==> flow/design.v <==
module uart_tx_V2(
    input wire clk,
    input wire [7:0] din,
    input wire wr_en,
    output wire tx_busy,
    output reg tx_p    
);
initial begin
    tx_p = 1'b1;
end
parameter clk_freq = 27000000;
parameter uart_freq = 115200;
localparam STATE_IDLE	= 2'b00;
localparam STATE_START	= 2'b01;
localparam STATE_DATA	= 2'b10;
localparam STATE_STOP	= 2'b11;
reg[7:0] localdin;
reg localwr_en;
always@(*)begin	
    localdin<=din;
    localwr_en<=wr_en;
end
reg [7:0] data= 8'h00;
reg [2:0] bitpos= 3'h0;
reg [1:0] state= STATE_IDLE;
wire tx_clk;
localparam TX_CLK_MAX = (clk_freq / uart_freq)-1;
reg[$clog2(TX_CLK_MAX+1)+1:0] tx_clkcnt;
assign tx_clk = (tx_clkcnt == 0);
initial tx_clkcnt=0;
always @(posedge clk) begin
	if (tx_clkcnt >= TX_CLK_MAX)
		tx_clkcnt <= 0;
	else
		tx_clkcnt <= tx_clkcnt + 1;
end
always @(posedge clk) begin
	case (state)
	STATE_IDLE: begin
		if (localwr_en) begin
			state <= STATE_START;
			data <= localdin;
			bitpos <= 3'h0;
		end
	end
	STATE_START: begin
		if (tx_clk) begin
			tx_p <= 1'b0;
			state <= STATE_DATA;
		end
	end
	STATE_DATA: begin
		if (tx_clk) begin
			if (bitpos == 3'h7)
				state <= STATE_STOP;
			else
				bitpos <= bitpos + 3'h1;
			tx_p <= data[bitpos];
		end
	end
	STATE_STOP: begin
		if (tx_clk) begin
			tx_p <= 1'b1;
			state <= STATE_IDLE;
		end
	end
	default: begin
		tx_p <= 1'b1;
		state <= STATE_IDLE;
	end
	endcase
end
assign tx_busy = (state != STATE_IDLE);
endmodule
Reports on uart_tx_V2
Tool output for the design above, in the order of the flow.
Lines are those of the file above, counted from 1.
Operators: Yosys type, input widths -> output width; for muxes data width and select width s.
Cell names lack the library's common part.
The mark - stands for no value.
- top: uart_tx_V2
- clock: clk
- library: sky130hd
- corner: tt_025C_1v80

Elaborated design
Yosys after proc, flatten, opt, wreduce and memory -nomap, before mapping. Memory bits, and registers merged into a memory's read port (data or address), are not among the register bits. Print and check cells are not counted. Equal cells are merged and count once.
- bits in registers: 24
- bits in latches at 0
- bits in writable memories at 0
- memory bits (read-only): 0
- noted clocked read ports x word width: 0
- noted memories: 0
- noted output and inout bits: 2
- elaborated cells: 43
- noted add/sub/neg operators: 2
- $mul at 0
- noted div/mod/pow operators: 0
- order comparisons at 1
- equal/unequal tests: 10
- noted shift operators: 1
- mux-type cells at 14
- noted bitwise operators: 0
- noted reductions and logical operators: 10
- operator list (cell ; number):
    $ne 2x2->1 const B ; 6
    $add 10x1->10 const B ; 1
    $ge 10x8->1 const B ; 1
    $logic_not 10->1 ; 1
    $mux 2 ; 5
    $mux 3 ; 3
    $reduce_and 4->1 ; 2
    $shiftx 8x3->1 ; 1
    $pmux 2 s4 ; 1
    $reduce_and 6->1 ; 1
    $pmux 3 s2 ; 1
    $eq 2x2->1 const B ; 2
    $reduce_bool 2->1 ; 2
    $reduce_bool 4->1 ; 1
    $add 3x1->3 const B ; 1
    $eq 3x3->1 const B ; 1
    $reduce_bool 3->1 ; 1
    $pmux 1 s3 ; 1
    $mux 1 ; 3
    $eq 2x1->1 const B ; 1
    $logic_not 2->1 ; 1
    $reduce_and 2->1 ; 1

Longest topological paths
Depth = most cells in a row (Yosys ltp): at word level without a register or memory, in the mapped netlist without a sequential cell, where the memories' decode and read muxes count.
- noted depth in word-level cells: 4
- ABC_AREA at 0
- gate-level depth with buffers: 6
- noted depth with buffers taken out: 6

Synthesis result
Source: synth_stat.txt of the flow (Yosys; design flattened, memories mapped). It holds for the ABC_AREA given above (unset counts as 0); a run with the other value may have another netlist.
- cells by type (type ; number ; total area (um2)):
    edfxtp_1 ; 14 ; 420.403
    dfxtp_1 ; 10 ; 200.192
    ha_1 ; 9 ; 112.608
    nor2_1 ; 10 ; 37.536
    xor2_1 ; 3 ; 26.275
    nand3_1 ; 5 ; 25.024
    inv_1 ; 6 ; 22.522
    mux4_2 ; 1 ; 22.522
    mux2i_1 ; 2 ; 20.019
    o211a_1 ; 2 ; 20.019
    and2_1 ; 3 ; 18.768
    xnor2_1 ; 2 ; 17.517
    nor3_1 ; 3 ; 15.014
    and3_1 ; 2 ; 12.512
    a21oi_2 ; 1 ; 8.758
    a31o_1 ; 1 ; 8.758
    and2b_2 ; 1 ; 8.758
    nor4b_1 ; 1 ; 8.758
Not listed: further types 11, cells in them 12.
- mapped cells at 88
- mapped area: 0.0010823 mm2
- flip-flops at 24
- buffer cells: 0

Path before layout
Source: OpenSTA report_checks on the synthesized netlist (no wires, ideal clock, input and output delay 20% of the period each), path of least setup slack; recovery checks are left aside. Register names are those of the netlist, which keeps one name where synthesis merged equal registers.
- kind: register to register
- from: register tx_clkcnt[0]
- to: register state[0]
- clock period: 2.13 ns
- time at the first pin at 0.000 ns
- data arrival time at 1.222 ns
- noted data required time: 1.801 ns
- noted slack: 0.579 ns
- path delay at 1.551 ns
- driving pins on the path: 7
- noted path buffers: 0
- period reached after synthesis: 1.551 ns
"path delay" is the arrival time less input delay plus setup time.
"driving pins on the path" counts driving pins, that of a launching flip-flop among them; a cell with two outputs on the path counts twice.
"period reached after synthesis" = period - worst setup slack (recovery checks aside). The figure is calculated, with input and output delays left at 20% of the set period.
The rows between start and end are the longest chain of elaborated cells between them; the timing report does not say that the signal goes this way. Where chains are equally long, one stands for them.
A line is the first line of the expression or statement that the cell stems from. Yosys adds cells for indexed reads and writes and turns some case tables into memories.
A register here has more assigning lines than the two given.
The path ends at the enable pin of a flip-flop; only ways to that pin are counted.
- path through: dfxtp_1 inv_1 ha_1 nor4b_1 nand3_1 o31a_1 nor3_1
- cells in the longest elaborated chain: 3
- noted elaborated cells between the ends (all ways): 5
- noted source lines of those cells: 1
- those cells by class: eq/ne: 3; reduce/logical: 2
- ends and longest elaborated chain, post-synthesis (what ; line ; text):
    from (decl) ; 28 ; reg[$clog2(TX_CLK_MAX+1)+1:0] tx_clkcnt;
    from (assign) ; 33 ; tx_clkcnt <= 0;
    from (assign) ; 35 ; tx_clkcnt <= tx_clkcnt + 1;
    $logic_not 10->1 ; 29 ; assign tx_clk = (tx_clkcnt == 0);
    $ne 2x2->1 ; - ;
    $reduce_and 6->1 ; - ;
    to (assign) ; 41 ; state <= STATE_START;
    to (assign) ; 49 ; state <= STATE_DATA;
    to (decl) ; 25 ; reg [1:0] state= STATE_IDLE;

Worst path after layout
From the final timing report of run 1: the path of least setup slack in the routed layout; clock arrival at registers is part of the times.
- kind: register to register
- from: register bitpos[0]
- to: register bitpos[1]
- clock period: 0.907 ns
- time at the first pin at 0.31 ns
- data arrival time at 1.64 ns
- noted data required time: 0.95 ns
- noted slack: -0.69 ns
- driving pins on the path: 5
- noted path buffers: 0
The rows between start and end are the longest chain of elaborated cells between them; the timing report does not say that the signal goes this way. Where chains are equally long, one stands for them.
The path ends at the enable pin of a flip-flop; only ways to that pin are counted.
- path through: edfxtp_1 ha_1 ha_1 o21ai_1 o211a_1
- cells in the longest elaborated chain: 3
- noted elaborated cells between the ends (all ways): 3
- noted source lines of those cells: 1
- those cells by class: eq/ne: 2; reduce/logical: 1
- ends and longest elaborated chain, post-layout (what ; line ; text):
    from (decl) ; 24 ; reg [2:0] bitpos= 3'h0;
    from (assign) ; 43 ; bitpos <= 3'h0;
    from (assign) ; 57 ; bitpos <= bitpos + 3'h1;
    $eq 3x3->1 ; 54 ; if (bitpos == 3'h7)
    $ne 2x2->1 ; - ;
    $reduce_and 4->1 ; - ;
    to (assign) ; 43 ;
    to (assign) ; 57 ;
    to (decl) ; 24 ;

Top module uart_tx_V2; platform sky130hd; tools Yosys and OpenROAD; 2 stored runs in no particular order. Input and output delays are each 20% of the period that was set; the output load is 0.01 pF.
"clock period reached" = clock period - worst setup slack. The figure is calculated, with input and output delays left at 20% of the set period.
"critical setup path time" is the time allowed to the run's worst setup path (the clock period less input and output delay, where it has them) less its slack. Clock arrival times count: a late capture clock shortens it, a late launch clock lengthens it.
"total power after layout" rests on the timing tool's default activity at the inputs, not on a simulated workload.

Run 1

==> flow/run.sh <==
#!/bin/bash
# the make line also repeats the synthesis and layout settings of config.mk as NAME=value (left out here)
make -C /OpenROAD-flow-scripts/flow DESIGN_CONFIG=/design/flow/config.mk WORK_HOME=/design/flow/orfs CLKGATE_MAP_FILE= finish
==> flow/config.mk <==
export PLATFORM = sky130hd
export DESIGN_NAME = uart_tx_V2
export DESIGN_NICKNAME = uart_tx_V2
export VERILOG_FILES = /design/flow/design.v
export SDC_FILE = /design/flow/constraint.sdc
export NUM_CORES = 4
export LEC_CHECK = 0
export CAP_MARGIN = 15
export CORE_ASPECT_RATIO = 1.81
export CORE_MARGIN = 3
export CORE_UTILIZATION = 52
export CTS_CLUSTER_SIZE = 18
export PLACE_DENSITY_LB_ADDON = 0.13
export SLEW_MARGIN = 5
==> flow/constraint.sdc <==
create_clock -name core_clock -period 0.907 [get_ports {clk}]
set_input_delay 0.1814 -clock core_clock [delete_from_list [all_inputs] [get_ports {clk}]]
set_output_delay 0.1814 -clock core_clock [all_outputs]
set_load 0.01 [all_outputs]

Measured in run 1:
- clock period reached at 1.596 ns
- worst setup slack after layout at -0.689 ns
- sum of negative setup slack at -14.553 ns
- standard-cell area after routing: 0.001589 mm2
- total power after layout: 4326 uW
- die outline area at 0.0026889 mm2
- post-route worst hold slack: 0.409 ns
- utilization after routing at 82.8%
- chip area in the Yosys report at 0.0010823 mm2
- noted the critical setup path time: 1.60 ns
- type of the worst setup path: register to register

Run 2

==> flow/run.sh <==
#!/bin/bash
# the make line also repeats the synthesis and layout settings of config.mk as NAME=value (left out here)
make -C /OpenROAD-flow-scripts/flow DESIGN_CONFIG=/design/flow/config.mk WORK_HOME=/design/flow/orfs CLKGATE_MAP_FILE= finish
==> flow/config.mk <==
export PLATFORM = sky130hd
export DESIGN_NAME = uart_tx_V2
export DESIGN_NICKNAME = uart_tx_V2
export VERILOG_FILES = /design/flow/design.v
export SDC_FILE = /design/flow/constraint.sdc
export NUM_CORES = 4
export LEC_CHECK = 0
export CAP_MARGIN = 20
export CELL_PAD_IN_SITES_GLOBAL_PLACEMENT = 3
export CORE_ASPECT_RATIO = 0.91
export CORE_MARGIN = 2
export CORE_UTILIZATION = 18
export CTS_CLUSTER_SIZE = 88
export GPL_ROUTABILITY_DRIVEN = 1
export PLACE_DENSITY_LB_ADDON = 0.25
export SETUP_SLACK_MARGIN = 0.1
export SLEW_MARGIN = 40
export TNS_END_PERCENT = 20
==> flow/constraint.sdc <==
create_clock -name core_clock -period 1.82 [get_ports {clk}]
set_input_delay 0.3640 -clock core_clock [delete_from_list [all_inputs] [get_ports {clk}]]
set_output_delay 0.3640 -clock core_clock [all_outputs]
set_load 0.01 [all_outputs]

Measured in run 2:
- sum of negative setup slack at 0.000 ns
- noted the critical setup path time: 1.29 ns
- type of the worst setup path: register to output
- clock period reached at 1.649 ns
- chip area in the Yosys report at 0.0010823 mm2
- utilization after routing at 25.1%
- worst setup slack after layout at 0.171 ns
- post-route worst hold slack: 0.545 ns
- standard-cell area after routing: 0.0014364 mm2
- total power after layout: 1884 uW
- die outline area at 0.0066497 mm2
